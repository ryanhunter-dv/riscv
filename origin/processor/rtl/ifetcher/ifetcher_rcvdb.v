==> flow/design.v <==
module ifetcher_rcvdb #(IW=32) (
	iClk,
	iResetn,
	iClear,
	iWE,
	iWD,
	iRE,
	oRD,
	oEmpty,
	oFull
);
	input iClk,iResetn;
	input iClear,iWE,iRE;
	output oEmpty,oFull;
	input  [IW*4-1:0] iWD;
	output [IW*4-1:0] oRD;
	wire resetN;
	reg[IW*4-1:0] mem[7:0];
	reg[2:0] rPtr,wPtr;
	assign oEmpty=(rPtr==wPtr)? 1'b1:1'b0;
	assign oFull=(wPtr+1==rPtr)? 1'b1:1'b0;
	assign oRD=mem[rPtr];
	assign resetN=iResetn&(~iClear);
	always @(posedge iClk or negedge resetN) begin
		if (!resetN) begin
			rPtr<=3'h0;
			wPtr<=3'h0;
		end else begin
			if (iWE) begin
				mem[wPtr]<=iWD;
				wPtr<=wPtr+1'b1;
			end
			if (iRE) begin
				rPtr<=rPtr+1'b1;
			end
		end
	end
endmodule
Tool chain data of ifetcher_rcvdb
Tool output for the design above, in the order of the flow.
Line numbers count from 1 in the design file above.
Not given: -

inputs
  top = ifetcher_rcvdb
  clock = iClk
  standard-cell library = sky130hd
  timing corner = tt_025C_1v80

After elaboration
Yosys after proc, flatten, opt, wreduce and memory -nomap, before mapping. Enables and synchronous resets that opt folds into registers are not counted as muxes. Print and check cells are not counted.

cells by class
  $add $sub $neg = 3
  eq/ne operators = 16
  multiplexer cells = 3
  bitwise logic cells = 2
  reduce/logical cells = 10

operators by type and width
  cell                                    count
  parallel mux 128 bit (select 8 bit)     1
  == test 3 bit with constant B           8
  AND reduction 3 bit                     8
  == test 3 x 2 -> 1 bit with constant B  4
  adder 3 x 1 -> 3 bit with constant B    2
  == test 3 x 1 -> 1 bit with constant B  2
  logical NOT 3 bit                       2
  adder 3 x 1 -> 4 bit with constant B    1
  == test 4 x 3 -> 1 bit                  1
  == test 3 bit                           1
  2-to-1 mux 1 bit                        2
  bitwise AND 1 bit                       1
  inverter 1 bit                          1

storage and ports
  register bits after elaboration = 1030
  input port bits = 133
  output and inout port bits = 130
  elaborated cells = 44

Depth
Longest topological path by Yosys (ltp), each cell counted once; first at word level (registers and memories cut), then after technology mapping (sequential cells cut; the memories' decode and read muxes count).

depth
  word-level depth = 3
  ABC_AREA = 0
  gate-level depth with buffers = 11
  depth with buffers taken out = 5

Netlist
Yosys stat after the flow's synthesis: flattened, memories mapped to cells. It holds for the ABC_AREA given above (unset counts as 0); a run with the other value may have another netlist.

mapped netlist
  mapped cells = 2137
  cell area after synthesis = 0.0394528 mm²
  sequential part of the area = 0.0308996 mm²
  flip-flop cells = 1030
  buffers = 157

cells by type
  type                       count  area in all (µm²)
  sky130_fd_sc_hd__edfxtp_1  1024   3.07E+04
  sky130_fd_sc_hd__a41oi_2   120    1.95E+03
  sky130_fd_sc_hd__mux2_2    128    1.44E+03
  sky130_fd_sc_hd__a222oi_1  128    1.28E+03
  sky130_fd_sc_hd__a22o_1    128    1.12E+03
  sky130_fd_sc_hd__nand2_1   262    983.443
  sky130_fd_sc_hd__nor3_1    131    655.629
  sky130_fd_sc_hd__clkbuf_1  128    480.461
  sky130_fd_sc_hd__dfrtp_1   6      150.144
  sky130_fd_sc_hd__ha_1      12     150.144
  sky130_fd_sc_hd__buf_6     12     135.13
  sky130_fd_sc_hd__buf_2     15     75.072
  sky130_fd_sc_hd__a41oi_1   8      70.067
  sky130_fd_sc_hd__xor2_1    6      52.55
  sky130_fd_sc_hd__inv_1     7      26.275
  sky130_fd_sc_hd__nor2_1    5      18.768
  sky130_fd_sc_hd__and3_1    2      12.512
  sky130_fd_sc_hd__mux2i_1   1      10.01

Other cell types: 13; their cells: 14.

Worst setup path after synthesis
Source: OpenSTA report_checks on the synthesized netlist (no wires, ideal clock, input and output delay 20% of the period each), path of least setup slack; recovery checks are left aside. Register names are those of the netlist, which keeps one name where synthesis merged equal registers.

path post-synthesis
  kind = in2reg
  start = input iWE
  end = register mem[1][0]
  clock period = 13000 ps
  input delay = 2600 ps
  setup time = 773 ps
  launch time at the first pin = 2600 ps
  data arrival time = 11600 ps
  data required time = 12227 ps
  path slack = 627 ps
  delay of the path = 9773 ps
  stages on the path = 3
  path buffers = 1
  synthesis period reached = 12373 ps

"delay of the path" = arrival - input delay + setup time.
"stages on the path": output pins that drive a net of the path, with the launching flip-flop's if there is one; two outputs of one cell count as two.
"synthesis period reached" = period - worst setup slack (recovery checks aside). The figure is calculated, with input and output delays left at 20% of the set period.
The rows between start and end are the longest chain of elaborated cells between them; the timing report does not say that the signal goes this way. Where chains are equally long, one stands for them.
A line is the first line of the expression or statement that the cell stems from. Yosys adds cells for indexed reads and writes and turns some case tables into memories.

between the ends, post-synthesis
  cells stage by stage = sky130_fd_sc_hd__clkbuf_1 -> sky130_fd_sc_hd__nand2_1 -> sky130_fd_sc_hd__nor3_1
  length of the longest elaborated chain = 1
  elaborated cells on any way between the ends = 1
  RTL lines with such cells = 0
  classes of those cells = reduce/logical: 1

ends and longest elaborated chain, post-synthesis
  element              RTL line  source
  from (decl)          13        input iClear,iWE,iRE;
  AND reduction 3 bit  -
  to (assign)          30        mem[wPtr]<=iWD;
  to (decl)            18        reg[IW*4-1:0] mem[7:0];

Path in the finished layout
From the final timing report of run 1: the path of least setup slack in the routed layout; clock arrival at registers is part of the times.
The path's times are printed in steps of 10 ps; the period is the one set.

path post-layout
  kind = reg2out
  start = register rPtr[2]
  end = output oRD[47]
  clock period = 15600 ps
  external output delay = 3120 ps
  launch time at the first pin = 680 ps
  data arrival time = 6020 ps
  data required time = 12480 ps
  path slack = 6460 ps
  stages on the path = 10
  path buffers = 4

The rows between start and end are the longest chain of elaborated cells between them; the timing report does not say that the signal goes this way. Where chains are equally long, one stands for them.

between the ends, post-layout
  cells stage by stage = sky130_fd_sc_hd__dfrtp_4 -> sky130_fd_sc_hd__buf_4 -> sky130_fd_sc_hd__inv_1 -> sky130_fd_sc_hd__ha_4 -> sky130_fd_sc_hd__or4_4 -> sky130_fd_sc_hd__or2_4 -> sky130_fd_sc_hd__buf_16 -> sky130_fd_sc_hd__buf_4 -> sky130_fd_sc_hd__a41oi_2 -> sky130_fd_sc_hd__clkdlybuf4s50_1
  length of the longest elaborated chain = 2
  elaborated cells on any way between the ends = 9
  RTL lines with such cells = 1
  classes of those cells = eq/ne: 7; mux: 1; reduce/logical: 1

ends and longest elaborated chain, post-layout
  element                              RTL line  source
  from (decl)                          19        reg[2:0] rPtr,wPtr;
  from (assign)                        26        rPtr<=3'h0;
  from (assign)                        34        rPtr<=rPtr+1'b1;
  == test 3 bit                        22        assign oRD=mem[rPtr];
  parallel mux 128 bit (select 8 bit)  22
  to (decl)                            16        output [IW*4-1:0] oRD;

Top module ifetcher_rcvdb; platform sky130hd; tools Yosys and OpenROAD; 2 stored runs in no particular order. Input and output delays are each 20% of the period that was set; the output load is 0.01 pF.
"worst path time": the worst setup path's part of the clock period (all of it between registers, 20% less for each end at a port) less its slack. A launch clock that arrives late makes it longer, a capture clock that arrives late makes it shorter.
"worst path time" is given in steps of 10 ps.
A setting shown as -- is not set for that run.

name                                    run 1      run 2
period_ns                               15.6       9.01
CAP_MARGIN                              20         20
CORE_MARGIN                             2          2
CORE_UTILIZATION                        40         29
SLEW_MARGIN                             20         20
SETUP_SLACK_MARGIN                      --         -0.38
PLACE_DENSITY_LB_ADDON                  --         0.11
TNS_END_PERCENT                         --         15
ABC_AREA                                --         1
GPL_TIMING_DRIVEN                       --         1
GPL_ROUTABILITY_DRIVEN                  --         0
CTS_CLUSTER_SIZE                        --         45
CTS_CLUSTER_DIAMETER                    --         328
utilization of the finished layout (%)  47.7       33.0
worst path time (ps)                    6020       4630
kind of the worst setup path            reg2out    reg2out
worst setup slack after layout (ps)     6463       2582
area of the die (mm²)                   0.101159   0.143467
lowest hold slack (ps)                  589        621
area of the synthesized netlist (mm²)   0.0394528  0.0407316
