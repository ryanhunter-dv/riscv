==> flow/design.v <==
module ifetcher_timeoutCounter #(CW=8) (
	iClk,
	iResetn,
	iCountEn,
	iCountDone,
	oTimeoutFatal,
	oCounter
);
	output [CW-1:0] oCounter;
	input iClk,iResetn;
	input iCountEn,iCountDone;
	output oTimeoutFatal;
	reg [CW-1:0] rCounter;
	assign oTimeoutFatal=(&rCounter)? 1'b1 : 1'b0;
	assign oCounter=rCounter;
	always @(posedge iClk or negedge iResetn) begin
		if (!iResetn) begin
			rCounter<={CW{1'b0}};
		end else begin
			case ({iCountDone,iCountEn})
				2'b01: rCounter<=rCounter+1'b1;
				2'b10: rCounter<={CW{1'b0}};
				default: rCounter<=rCounter;
			endcase
		end
	end
endmodule
[Step by step through the tools: ifetcher_timeoutCounter]
What the tools print for ifetcher_timeoutCounter, step after step.
Line numbers count from 1 in the design file above.
Operators: Yosys type, input widths -> output width; for muxes data width and select width s.
Library cell names are shortened.
Not given: --
Design
  top: ifetcher_timeoutCounter
  clock: iClk
  cell library: sky130hd
  timing corner: tt_025C_1v80

[After elaboration]
Yosys after proc, flatten, opt, wreduce and memory -nomap, before mapping. Memory bits, and registers merged into a memory's read port (data or address), are not among the register bits. Print and check cells are not counted. Equal cells are merged and count once.
Cells by class
  multiplexer cells: 2
  reduce/logical cells: 2
  add/sub/neg operators: 1
  equality and inequality tests: 2
Operators with widths (count)
  $pmux 8 s2: 1
  $add 8x1->8 const B: 1
  $reduce_and 8->1: 1
  $eq 2x1->1 const B: 1
  $eq 2x2->1 const B: 1
  $reduce_bool 2->1: 1
  $mux 1: 1
Word-level totals
  output and inout bits: 9
  word-level cells: 8
  register bits: 8
  input port bits: 4

[Longest topological paths]
Longest topological path by Yosys (ltp), each cell counted once; first at word level (registers and memories cut), then after technology mapping (sequential cells cut; the memories' decode and read muxes count).
Logic depth
  word-level depth: 2
  ABC_AREA: 0
  gate-level depth with buffers: 6
  mapped depth without buffers: 5

[After synthesis]
Yosys stat after the flow's synthesis: flattened, memories mapped to cells. It holds for the ABC_AREA given above (unset counts as 0); a run with the other value may have another netlist.
Totals and module areas in this step are rounded.
Mapped netlist
  synthesis area: 0.000465 sq mm
  flip-flops: 8
  buffers: 2
  cells in the netlist: 53
  sequential part of the area: 0.0002 sq mm
Cells by type
  dfrtp_1: count 8, total area 200.192 sq um
  nand2_1: count 9, total area 33.782 sq um
  o21ai_0: count 6, total area 30.029 sq um
  ha_1: count 2, total area 25.024 sq um
  inv_1: count 4, total area 15.014 sq um
  nand3_1: count 3, total area 15.014 sq um
  or4_1: count 2, total area 15.014 sq um
  and4_2: count 1, total area 10.01 sq um
  mux2i_1: count 1, total area 10.01 sq um
  nand3_2: count 1, total area 10.01 sq um
  a211o_1: count 1, total area 8.758 sq um
  o311ai_0: count 1, total area 8.758 sq um
  o311ai_1: count 1, total area 8.758 sq um
  buf_4: count 1, total area 7.507 sq um
  nor2_1: count 2, total area 7.507 sq um
  nor3b_1: count 1, total area 7.507 sq um
  o31ai_1: count 1, total area 7.507 sq um
  a31oi_1: count 1, total area 6.256 sq um
Not listed: further types 7, cells in them 7.

[Worst setup path after synthesis]
OpenSTA on the mapped netlist: ideal clock, no wires. The path of least setup slack (recovery checks aside). Input and output delay are each 20% of the period. Register names are those of the netlist, which keeps one name where synthesis merged equal registers.
Timing post-synthesis
  path type: input to register
  from: input port iCountEn
  to: register rCounter[7]
  library setup time: 0.104 ns
  launch time at the first pin: 0.432 ns
  path delay: 1.139 ns
  arrival time: 1.467 ns
  input delay: 0.432 ns
  required time: 2.056 ns
  slack: 0.590 ns
  stages: 5
  period: 2.16 ns
  path buffers: 0
  synthesis period reached: 1.57 ns
"path delay" is the arrival time less input delay plus setup time.
"stages": output pins that drive a net of the path, with the launching flip-flop's if there is one; two outputs of one cell count as two.
"synthesis period reached" = period - worst setup slack (recovery checks aside). The figure is calculated, with input and output delays left at 20% of the set period.
Between the ends stands the longest chain of elaborated cells between them, by number of cells; it is not shown to be the way that was timed. Of several equally long chains one is given.
A line is the first line of the expression or statement that the cell stems from. Yosys adds cells for indexed reads and writes and turns some case tables into memories.
A register here has more assigning lines than the two given.
Between the ends, post-synthesis
  cells stage by stage: inv_1 -> ha_1 -> or2_1 -> or4_1 -> o311ai_1
  length of the longest elaborated chain: 2
  elaborated cells on any way between the ends: 4
  source lines of those cells: 1
  classes of those cells: 2 x eq/ne; 1 x mux; 1 x reduce/logical
Ends and longest elaborated chain, post-synthesis
  start: declaration: RTL line 11  | input iCountEn,iCountDone;
  $eq 2x2->1: RTL line 20  | case ({iCountDone,iCountEn})
  $pmux 8 s2: RTL line 20
  end: assignment: RTL line 21  | 2'b01: rCounter<=rCounter+1'b1;
  end: assignment: RTL line 23  | default: rCounter<=rCounter;
  end: declaration: RTL line 13  | reg [CW-1:0] rCounter;

[Path in the finished layout]
Path of least setup slack in the final report of flow run B (OpenROAD, finished layout, wires in). Where an end is a register, its clock arrival counts in the times.
Timing post-layout
  path type: register to output
  from: register rCounter[1]
  to: output port oTimeoutFatal
  stages: 5
  period: 1.67 ns
  launch time at the first pin: 0.27 ns
  arrival time: 1.18 ns
  external output delay: 0.33 ns
  required time: 1.34 ns
  slack: 0.15 ns
  path buffers: 1
Between the ends stands the longest chain of elaborated cells between them, by number of cells; it is not shown to be the way that was timed. Of several equally long chains one is given.
A register here has more assigning lines than the two given.
Between the ends, post-layout
  cells stage by stage: dfrtp_2 -> ha_4 -> nand3_4 -> nor3_2 -> buf_2
  length of the longest elaborated chain: 2
  elaborated cells on any way between the ends: 2
  source lines of those cells: 1
  classes of those cells: 1 x mux; 1 x reduce/logical
Ends and longest elaborated chain, post-layout
  start: declaration: RTL line 13  | reg [CW-1:0] rCounter;
  start: assignment: RTL line 21  | 2'b01: rCounter<=rCounter+1'b1;
  start: assignment: RTL line 23  | default: rCounter<=rCounter;
  $reduce_and 8->1: RTL line 14  | assign oTimeoutFatal=(&rCounter)? 1'b1 : 1'b0;
  $mux 1: RTL line 14
  end: declaration: RTL line 12  | output oTimeoutFatal;

Subject: flow runs of ifetcher_timeoutCounter

Hi,

Measured data: module ifetcher_timeoutCounter, platform sky130hd, 2 stored runs of the flow under differing settings, order arbitrary. Input and output delays are each 20% of the period that was set; the output load is 0.01 pF.
"period achieved": clock period set for the run, less the worst setup slack. It is reckoned from that one timing run; input and output delays stay at 20% of the period that was set.
"time of the worst setup path" means the part of the period allowed to the worst setup path (the constraints hold back 20% at inputs and 20% at outputs) less its slack; where the path has registers, the arrival times of their clocks count too.
"total power after layout": no workload was simulated; the value follows from the tool's default switching activity.
Values from the reports are rounded here.

==> flow run A: settings <==
{ "period_ns": 1.32, "CORE_UTILIZATION": 44, "SETUP_SLACK_MARGIN": 0.22, "PLACE_DENSITY": 0.63, "CORE_ASPECT_RATIO": 0.86, "CORE_MARGIN": 6, "CELL_PAD_IN_SITES_GLOBAL_PLACEMENT": 2, "GPL_TIMING_DRIVEN": 0, "GPL_ROUTABILITY_DRIVEN": 0, "SLEW_MARGIN": 0, "MIN_ROUTING_LAYER": "met1", "CAP_MARGIN": 20 }
==> flow run A: results <==
stopped before the end: floorplanning reported PDN-0185

==> flow run B: settings <==
{ "period_ns": 1.67, "CORE_UTILIZATION": 42, "SETUP_SLACK_MARGIN": 0.27, "HOLD_SLACK_MARGIN": 0.1, "CELL_PAD_IN_SITES_GLOBAL_PLACEMENT": 1, "GPL_ROUTABILITY_DRIVEN": 1, "CAP_MARGIN": 10, "SLEW_MARGIN": 20, "MAX_ROUTING_LAYER": "met5", "CORE_MARGIN": 2 }
==> flow run B: results <==
worst setup slack after layout: 0.154 ns
chip area after synthesis (Yosys): 0.000465 sq mm
period achieved: 1.516 ns
post-route setup TNS: 0.000 ns
post-route utilization: 73.6%
die outline area: 0.00139 sq mm
time of the worst setup path: 1.18 ns
worst setup path kind: register to output
standard-cell area of the final layout: 0.000719 sq mm
total power after layout: 1.01 mW

Regards
